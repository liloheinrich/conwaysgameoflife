==> flow/design.v <==
`timescale 1ns/1ps
`default_nettype none
module adder_1(a, b, c_in, sum, c_out);
input wire a, b, c_in;
output logic sum, c_out;
logic sum0;
logic sum1;
logic carry0;
logic carry1;
always_comb begin
  sum0 = a ^ b;
  sum = sum0 ^ c_in;
  carry0 = a & b;
  carry1 = sum0 & c_in;
  c_out = carry1 | carry0; 
end
endmodule
`timescale 1ns/1ps
`default_nettype none
module adder_n(a, b, c_in, sum, c_out);
parameter N = 2;
input  wire [N-1:0] a, b;
input wire c_in;
output logic [N-1:0] sum;
output wire c_out;
wire [N:0] carries;
assign carries[0] = c_in;
assign c_out = carries[N];
generate
  genvar i;
  for(i = 0; i < N; i++) begin : ripple_carry
    adder_1 ADDER (
      .a(a[i]),
      .b(b[i]),
      .c_in(carries[i]),
      .sum(sum[i]),
      .c_out(carries[i+1])
    );
  end
endgenerate
endmodule
`default_nettype none
`timescale 1ns/1ps
module conway_cell(clk, rst, ena, state_0, state_d, state_q, neighbors);
input wire clk;
input wire rst;
input wire ena;
input wire state_0;
output logic state_d;
output logic state_q;
input wire [7:0] neighbors;
logic [3:0] sum;
eight_input_adder eight_input_adder_inst (.neighbors(neighbors), .sum(sum));
logic three_neighbors;
logic two_neighbors;
logic two_or_three_neighbors;
equality_comparator two_neighbors_comparator (.a(sum), .b(4'b0010), .out(two_neighbors));
equality_comparator three_neighbors_comparator (.a(sum), .b(4'b0011), .out(three_neighbors));
always_comb begin
	two_or_three_neighbors = three_neighbors | two_neighbors;
	state_d = (~ state_q & three_neighbors) | (state_q & two_or_three_neighbors);
end
always_ff @(posedge clk) begin : delay
	state_q <= rst ? state_0 : (ena ? state_d : state_q);
end 
endmodule
module decoder_1_to_2(ena, in, out);
input wire ena;
input wire in;
output logic [1:0] out;
logic in_bar;
always_comb begin
	out[1] = in & ena;
	in_bar = ~ in;
	out[0] = in_bar & ena;
end
endmodule
module decoder_2_to_4(ena, in, out);
input wire ena;
input wire [1:0] in;
output logic [3:0] out;
logic in1, in0;
logic [1:0] out1;
logic [1:0] out0;
logic in1_bar;
logic ena1;
logic ena0;
decoder_1_to_2 D1(
				.ena(ena1), 
				.in(in0), 
				.out(out1)
				);
decoder_1_to_2 D0(
				.ena(ena0), 
				.in(in0), 
				.out(out0)
				);
always_comb begin
	in1_bar = ~ in1;
	ena0 = in1_bar & ena;
	ena1 = in1 & ena;
	in1 = in[1];
	in0 = in[0];
	out = {out1, out0};
end
endmodule
module decoder_3_to_8(ena, in, out);
input wire ena;
input wire [2:0] in;
output logic [7:0] out;
logic in2, in1, in0;
logic [3:0] out1;
logic [3:0] out0;
logic in2_bar;
logic ena1;
logic ena0;
decoder_2_to_4 D1(
				.ena(ena1), 
				.in({in1, in0}), 
				.out(out1)
				);
decoder_2_to_4 D0(
				.ena(ena0), 
				.in({in1, in0}), 
				.out(out0)
				);
always_comb begin
	in2_bar = ~ in2;
	ena0 = in2_bar & ena;
	ena1 = in2 & ena;
	in2 = in[2];
	in1 = in[1];
	in0 = in[0];
	out = {out1, out0};
end
endmodule
`timescale 1ns/1ps
`default_nettype none
module eight_input_adder(neighbors, sum);
input  wire [7:0] neighbors;
output logic [3:0] sum;
logic [3:0] a;
logic [3:0] b; 
logic c_in;
logic [7:0] c_out;
logic [4*8-1:0] intermediate_sum;
logic [3:0] empty;
always_comb begin
  c_in = 0;
  empty = 0000;
  sum = intermediate_sum[31:28];  
end
generate
  adder_n #(.N(4)) ADDER (
    .a(neighbors[0]),
    .b(empty),
    .c_in(c_in),
    .sum(intermediate_sum[3:0]),
    .c_out(c_out[0])
  );
  genvar i;
  for(i = 1; i < 8; i++) begin
    adder_n #(.N(4)) ADDER (
      .a(neighbors[i]),
      .b(intermediate_sum[4*(i)-1:4*(i-1)]),
      .c_in(c_in),
      .sum(intermediate_sum[4*(i+1)-1:4*(i)]),
      .c_out(c_out[i])
    );
  end
endgenerate
endmodule
module equality_comparator(a, b, out);
input wire [3:0] a;
input wire [3:0] b;
output logic out;
logic [3:0] xor_out;
always_comb begin
    xor_out = a ^ b;
    out = ~xor_out[0] & ~xor_out[1] & ~xor_out[2] & ~xor_out[3];
end
endmodule
`default_nettype none
`timescale 1ns/1ps
module led_array_driver(ena, x, cells, rows, cols);
parameter N=8;  
parameter ROWS=N;
parameter COLS=N;
input wire ena;
input wire [$clog2(N):0] x;
input wire [N*N-1:0] cells;
output logic [N-1:0] rows;
output logic [N-1:0] cols;
wire [N-1:0] x_decoded;
decoder_3_to_8 decoder_3_to_8_inst(.ena(ena), .in(x), .out(x_decoded));
initial begin
  if ((N <= 0) || (N > 8)) begin
    $error("N must be within 0 and 8.");
  end
  if (ROWS != COLS) begin
    $error("Non square led arrays are not supported. (%dx%d)", ROWS, COLS);
  end
  if (ROWS < N) begin
    $error("ROWS/COLS must be >= than the size of the Conway Grid.");
  end
end
genvar i;
generate
  for (i = 0; i < N; i = i + 1) begin
    always_comb rows[i] = ~(|(x_decoded[N-1:0] & cells[(i+1)*N-1:i*N]));
  end
endgenerate 
always_comb cols = x_decoded;
endmodule
`default_nettype none  
module main(clk, buttons, leds, rgb, cols, rows);
parameter game_divider = 23;  
parameter display_divider = 12;  
parameter N = 8;  
parameter M = N + 2;  
initial if (N < 3) $error("N has to be >= 3 to make for interesting patterns.");
initial if (M !== (N+2)) $error("M must N+2=%d, not %d", N+2,M);  
input wire clk;
input wire [1:0] buttons;
logic rst; always_comb rst = buttons[0];  
output logic [1:0] leds;
output logic [2:0] rgb;
output wire [N-1:0] cols;
output wire [N-1:0] rows;
logic [game_divider:0] game_counter;
logic [display_divider:0] display_counter;
logic rst_game; always_comb rst_game = buttons[0] | buttons[1];
logic step_game;
logic [$clog2(N):0] x;
wire [M*M-1:0] bordered_cells_q;  
wire [M*M-1:0] bordered_cells_d; 
logic [M*M-1:0] bordered_cells_0;  
logic [N*N-1:0] cells_q;  
logic [N*N-1:0] cells_0;  
always_comb begin : io_logic 
    leds[0] = buttons[0] ^ buttons[1];
    leds[1] = buttons[0] & buttons[1];
    rgb[0] = ~( buttons[0] & ~buttons[1]);
    rgb[1] = ~(~buttons[0] &  buttons[1]);
    rgb[2] = ~( buttons[0] &  buttons[1]);
end
led_array_driver #(.ROWS(N), .COLS(N), .N(N)) LED_DRIVER (
  .ena(1'b1),
  .cells(cells_q),
  .x(x),
  .rows(rows[N-1:0]),
  .cols(cols[N-1:0])
);
always_comb begin 
  if (N == 5) begin
    bordered_cells_0 = { 
  7'b0000000, 
  7'b0000000, 
  7'b0000000, 
  7'b0011100, 
  7'b0000000, 
  7'b0000000, 
  7'b0000000 
};
  end else if (N == 8) begin
  end else if (N==15) begin
    bordered_cells_0 = { 
  17'b00000000000000000, 
  17'b00000000000000000, 
  17'b00001110001110000, 
  17'b00000000000000000, 
  17'b00100001010000100, 
  17'b00100001010000100, 
  17'b00100001010000100, 
  17'b00001110001110000, 
  17'b00000000000000000, 
  17'b00001110001110000, 
  17'b00100001010000100, 
  17'b00100001010000100, 
  17'b00100001010000100, 
  17'b00000000000000000, 
  17'b00001110001110000, 
  17'b00000000000000000, 
  17'b00000000000000000 
};
  end else begin
    bordered_cells_0 = {M*M {1'b1}};
  end
end
function int cell_index(int i, int j);
  cell_index = M*j + i;
endfunction
generate
  genvar i;
  genvar j;
  for (i = 0; i < M; i = i + 1) begin : cells_x
    for (j = 0; j < M; j = j + 1) begin : cells_y
      if ( (i > 0) && (i < (M-1)) && (j > 0) && (j < (M-1)) ) begin
        conway_cell CELL(
          .clk(clk), .rst(rst_game), .ena(step_game),
          .neighbors({
            bordered_cells_q[cell_index(i-1, j-1)],
            bordered_cells_q[cell_index(i-1, j  )],
            bordered_cells_q[cell_index(i-1, j+1)],
            bordered_cells_q[cell_index(i  , j+1)],
            bordered_cells_q[cell_index(i+1, j+1)],
            bordered_cells_q[cell_index(i+1, j  )],
            bordered_cells_q[cell_index(i+1, j-1)],
            bordered_cells_q[cell_index(i  , j-1)]
          }),
          .state_0(bordered_cells_0[cell_index(i, j)]),
          .state_d(bordered_cells_d[cell_index(i, j)]),
          .state_q(bordered_cells_q[cell_index(i, j)])
        );
      end else begin  
        assign bordered_cells_q[cell_index(i,j)] = bordered_cells_0[cell_index(i,j)];
        assign bordered_cells_d[cell_index(i,j)] = 0;
      end
    end
  end
  for (i = 0; i < N; i = i + 1) begin
    always_comb begin
        cells_q[N*(i+1)-1:N*i] = bordered_cells_q[M*(i+2)-2:M*(i+1)+1];
        cells_0[N*(i+1)-1:N*i] = bordered_cells_0[M*(i+2)-2:M*(i+1)+1];
    end
  end
endgenerate
parameter faster_divider = 15;
always_ff @(posedge clk) begin : clocks_and_dividers  
  if (rst) begin
      game_counter <= 0;
      display_counter <= 0;
      x <= 0;
  end
  else begin
      if (game_counter[game_divider]) begin
        game_counter <= 0;
      end
      else begin 
        game_counter <= game_counter + 1;
      end
      if(display_counter[display_divider]) begin
        display_counter <= 0;
        if(x >= (N-1)) begin
          x <= 0;
        end
        else begin
          x <= x + 1;
        end
      end
      else begin
        display_counter <= display_counter + 1;
      end
  end
end  
always_comb step_game = game_counter[game_divider];  
endmodule
`default_nettype wire  
# From RTL to reports: main
# What the tools print for main, step after step.
# Lines are those of the file above, counted from 1.
# Operators: Yosys type, input widths -> output width; for muxes data width and select width s.
# Cell names lack the library's common part.
# Not given: -
dict set report setup {
  top_module {main}
  clock_port {clk}
  cell_library {sky130hd}
  corner {tt_025C_1v80}
}

# Word level
# Yosys after proc, flatten, opt, wreduce and memory -nomap, before mapping. Memory bits, and registers merged into a memory's read port (data or address), are not among the register bits. Print and check cells are not counted. Equal cells are merged and count once.
dict set report word_totals {
  input_bits 3
  mem_bits_ro 0
  mem_count 0
  reg_bits 105
  clocked_rd_ports_x_width 0
  latch_bits 0
  ram_bits 0
}
dict set report op_classes {
  cmp 1
  shift 0
  div_mod_pow 0
  mux 129
  n_addsub 3
  n_eq 0
  n_logic 3689
  n_reduce_logical 11
  n_mul 0
}
# op count
set ops {}
lappend ops {{$and 1x1->1} 1679}
lappend ops {{$xor 1x1->1} 1409}
lappend ops {{$not 1->1} 400}
lappend ops {{$or 1x1->1} 129}
lappend ops {{$not 2->2} 64}
lappend ops {{$mux 1} 128}
lappend ops {{$and 8x8->8} 8}
lappend ops {{$reduce_or 8->1} 8}
lappend ops {{$add 24x1->24 const B} 1}
lappend ops {{$add 13x1->13 const B} 1}
lappend ops {{$reduce_or 2->1} 2}
lappend ops {{$add 4x1->4 const B} 1}
lappend ops {{$ge 4x3->1 const B} 1}
lappend ops {{$mux 4} 1}
lappend ops {{$reduce_bool 2->1} 1}

# Logic depth
# Depth = most cells in a row (Yosys ltp): at word level without a register or memory, in the mapped netlist without a sequential cell, where the memories' decode and read muxes count.
dict set report depth {
  ltp_word 18
  abc_area 0
  depth_mapped 11
  depth_no_buf 11
}

# Mapped cells and area
# Yosys stat after the flow's synthesis: flattened, memories mapped to cells. It holds for the ABC_AREA given above (unset counts as 0); a run with the other value may have another netlist.
# The area totals of this step are shown rounded.
dict set report mapped {
  yosys_area_um2 19000
  flip_flops 105
  cell_count 1597
}
# type count type_area_um2
set by_type {}
lappend by_type {ha_1 716 8.96E+03}
lappend by_type {fa_1 154 3.08E+03}
lappend by_type {edfxtp_1 64 1.92E+03}
lappend by_type {dfxtp_1 41 820.787}
lappend by_type {xnor2_1 79 691.914}
lappend by_type {inv_1 133 499.229}
lappend by_type {xor2_1 53 464.195}
lappend by_type {nor4b_1 48 420.403}
lappend by_type {nor2_1 87 326.563}
lappend by_type {and2_1 28 175.168}
lappend by_type {and4_1 18 157.651}
lappend by_type {nand2_1 40 150.144}
lappend by_type {mux4_2 5 112.608}
lappend by_type {mux2i_1 8 80.077}
lappend by_type {a21oi_1 15 75.072}
lappend by_type {nand3_1 14 70.067}
lappend by_type {nand4_1 8 50.048}
lappend by_type {o21ai_0 10 50.048}
# Not listed: further types 26, cells in them 76.
# The figures by module come from a second, unflattened synthesis with its own total; it is not the netlist above.
dict set report unflattened {
  cells_unflattened 3407
  area_unflattened_um2 54000
}
# Rows give one instance, submodules left out.
# mod area_um2 n_cells mod_seq_area_um2 n_inst
set by_module {}
lappend by_module {adder_1 20 1 0.0 2048}
lappend by_module {equality_comparator 48 5 0.0 128}
lappend by_module {conway_cell 63 6 30 64}
lappend by_module {main 1900 209 820 1}
lappend by_module {led_array_driver 390 48 0.0 1}
lappend by_module {eight_input_adder 3.8 1 0.0 64}
lappend by_module {decoder_1_to_2 16 2 0.0 4}
lappend by_module {decoder_2_to_4 16 2 0.0 2}
lappend by_module {decoder_3_to_8 16 2 0.0 1}
lappend by_module {{adder_n #(N=4)} 0.0 0 0.0 512}

# Timing after synthesis
# OpenSTA on the mapped netlist: ideal clock, no wires. The path of least setup slack (recovery checks aside). Input and output delay are each 20% of the period. Register names are those of the netlist, which keeps one name where synthesis merged equal registers.
dict set report synth_timing {
  kind {register to register}
  startpoint {register cells_x[7].cells_y[6].genblk1.CELL.state_q}
  endpoint {register cells_x[6].cells_y[6].genblk1.CELL.state_q}
  t_arrival_ns 3.688
  delay_ns 3.870
  setup_ns 0.182
  setup_slack_ns 0.610
  clock_period_ns 4.48
  path_stages 12
  period_less_setup_slack_ns 3.87
}
# "delay_ns" = arrival - input delay + setup time.
# "path_stages": output pins that drive a net of the path, with the launching flip-flop's if there is one; two outputs of one cell count as two.
# "period_less_setup_slack_ns" is the clock period less the worst setup slack; recovery checks do not enter. This is arithmetic on one report: input and output delays are still those of the set period (20% each).
# Between the ends stands the longest chain of elaborated cells between them, by number of cells; it is not shown to be the way that was timed. Of several equally long chains one is given.
# A line is the first line of the expression or statement that the cell stems from. Yosys adds cells for indexed reads and writes and turns some case tables into memories.
dict set report synth_via {
  path_cell_list {edfxtp_1 fa_1 ha_1 fa_1 ha_1 fa_1 ha_1 ha_1 ha_1 xor2_1 xnor2_1 nor4b_1}
  elab_chain_len 17
  cone_cells 56
  lines_between 8
}
# element line
set synth_lines {}
lappend synth_lines {{start, declared} 50} ;# output logic state_q;
lappend synth_lines {{start, assigned} 64} ;# state_q <= rst ? state_0 : (ena ? state_d : state_q);
lappend synth_lines {{$and 1x1->1} 13} ;# carry0 = a & b;
lappend synth_lines {{$xor 1x1->1 x6} 12} ;# sum = sum0 ^ c_in;
lappend synth_lines {{$not 2->2} -}
lappend synth_lines {{$not 1->1} 180} ;# out = ~xor_out[0] & ~xor_out[1] & ~xor_out[2] & ~xor_out[3];
lappend synth_lines {{$and 1x1->1 x3} 180}
lappend synth_lines {{$or 1x1->1} 60} ;# two_or_three_neighbors = three_neighbors | two_neighbors;
lappend synth_lines {{$and 1x1->1} 61} ;# state_d = (~ state_q & three_neighbors) | (state_q & two_or_three_neighbors);
lappend synth_lines {{$or 1x1->1} 61}
lappend synth_lines {{$mux 1 x2} 64}
lappend synth_lines {{end, assigned} 64}
lappend synth_lines {{end, declared} 50}

# Timing after layout
# Path of least setup slack in the final report of record 1 (OpenROAD, finished layout, wires in). Where an end is a register, its clock arrival counts in the times.
dict set report layout_timing {
  kind {register to register}
  startpoint {register cells_x[7].cells_y[2].genblk1.CELL.state_q}
  endpoint {register cells_x[6].cells_y[2].genblk1.CELL.state_q}
  setup_slack_ns -0.44
  path_stages 14
  setup_ns 0.17
  clock_period_ns 3.5
  t_arrival_ns 4.18
}
# Between the ends stands the longest chain of elaborated cells between them, by number of cells; it is not shown to be the way that was timed. Of several equally long chains one is given.
dict set report layout_via {
  path_cell_list {edfxtp_1 buf_4 buf_6 fa_1 ha_2 fa_1 ha_2 fa_1 ha_1 ha_1 ha_2 xor2_1 xnor2_1 nor4b_2}
  elab_chain_len 17
  cone_cells 56
  lines_between 8
}
# element line
set layout_lines {}
lappend layout_lines {{start, declared} 50} ;# output logic state_q;
lappend layout_lines {{start, assigned} 64} ;# state_q <= rst ? state_0 : (ena ? state_d : state_q);
lappend layout_lines {{$and 1x1->1} 13} ;# carry0 = a & b;
lappend layout_lines {{$xor 1x1->1 x6} 12} ;# sum = sum0 ^ c_in;
lappend layout_lines {{$not 2->2} -}
lappend layout_lines {{$not 1->1} 180} ;# out = ~xor_out[0] & ~xor_out[1] & ~xor_out[2] & ~xor_out[3];
lappend layout_lines {{$and 1x1->1 x3} 180}
lappend layout_lines {{$or 1x1->1} 60} ;# two_or_three_neighbors = three_neighbors | two_neighbors;
lappend layout_lines {{$and 1x1->1} 61} ;# state_d = (~ state_q & three_neighbors) | (state_q & two_or_three_neighbors);
lappend layout_lines {{$or 1x1->1} 61}
lappend layout_lines {{$mux 1 x2} 64}
lappend layout_lines {{end, assigned} 64}
lappend layout_lines {{end, declared} 50}

; Module main, platform sky130hd: 2 stored runs of the flow (Yosys, OpenROAD) with differing settings, in no particular order. Input and output delays are each 20% of the period that was set; the output load is 0.01 pF.
; "timing.achieved_period_ns" is the run's clock period less its worst setup slack. It is reckoned from that one timing run; input and output delays stay at 20% of the period that was set.
; "worst_path_ns" = time allowed to the worst setup path (clock period - input delay - output delay, where it has them) - its slack; a late launch clock adds to it, a late capture clock takes from it.
; Results are given in rounded form.

[record 1: settings]
period_ns = 3.5
CORE_UTILIZATION = 21
SETUP_SLACK_MARGIN = 0.9
PLACE_DENSITY_LB_ADDON = 0.06
CELL_PAD_IN_SITES_GLOBAL_PLACEMENT = 1
TNS_END_PERCENT = 85
GPL_ROUTABILITY_DRIVEN = 0
CTS_CLUSTER_DIAMETER = 135
MIN_ROUTING_LAYER = met1
CAP_MARGIN = 20
CORE_MARGIN = 2
SLEW_MARGIN = 20
[record 1: results]
post_route_util_pct = 28
post_synth_area_um2 = 19000
worst_path_ns = 3.94
worst_setup_path_type = register to register
design_die_area_um2 = 91000
tns_ns = -12
worst_hold_slack_ns = 0.47
timing.achieved_period_ns = 3.942
worstSetupSlack_ns = -0.44
cell_area_final_um2 = 25000

[record 2: settings]
period_ns = 4.86
CAP_MARGIN = 20
CORE_MARGIN = 2
CORE_UTILIZATION = 40
SLEW_MARGIN = 20
[record 2: results]
post_route_util_pct = 44
worstSetupSlack_ns = 0.61
worst_hold_slack_ns = 0.46
tns_ns = 0.000
timing.achieved_period_ns = 4.255
design_die_area_um2 = 48000
cell_area_final_um2 = 20000
post_synth_area_um2 = 19000
worst_path_ns = 4.25
worst_setup_path_type = register to register
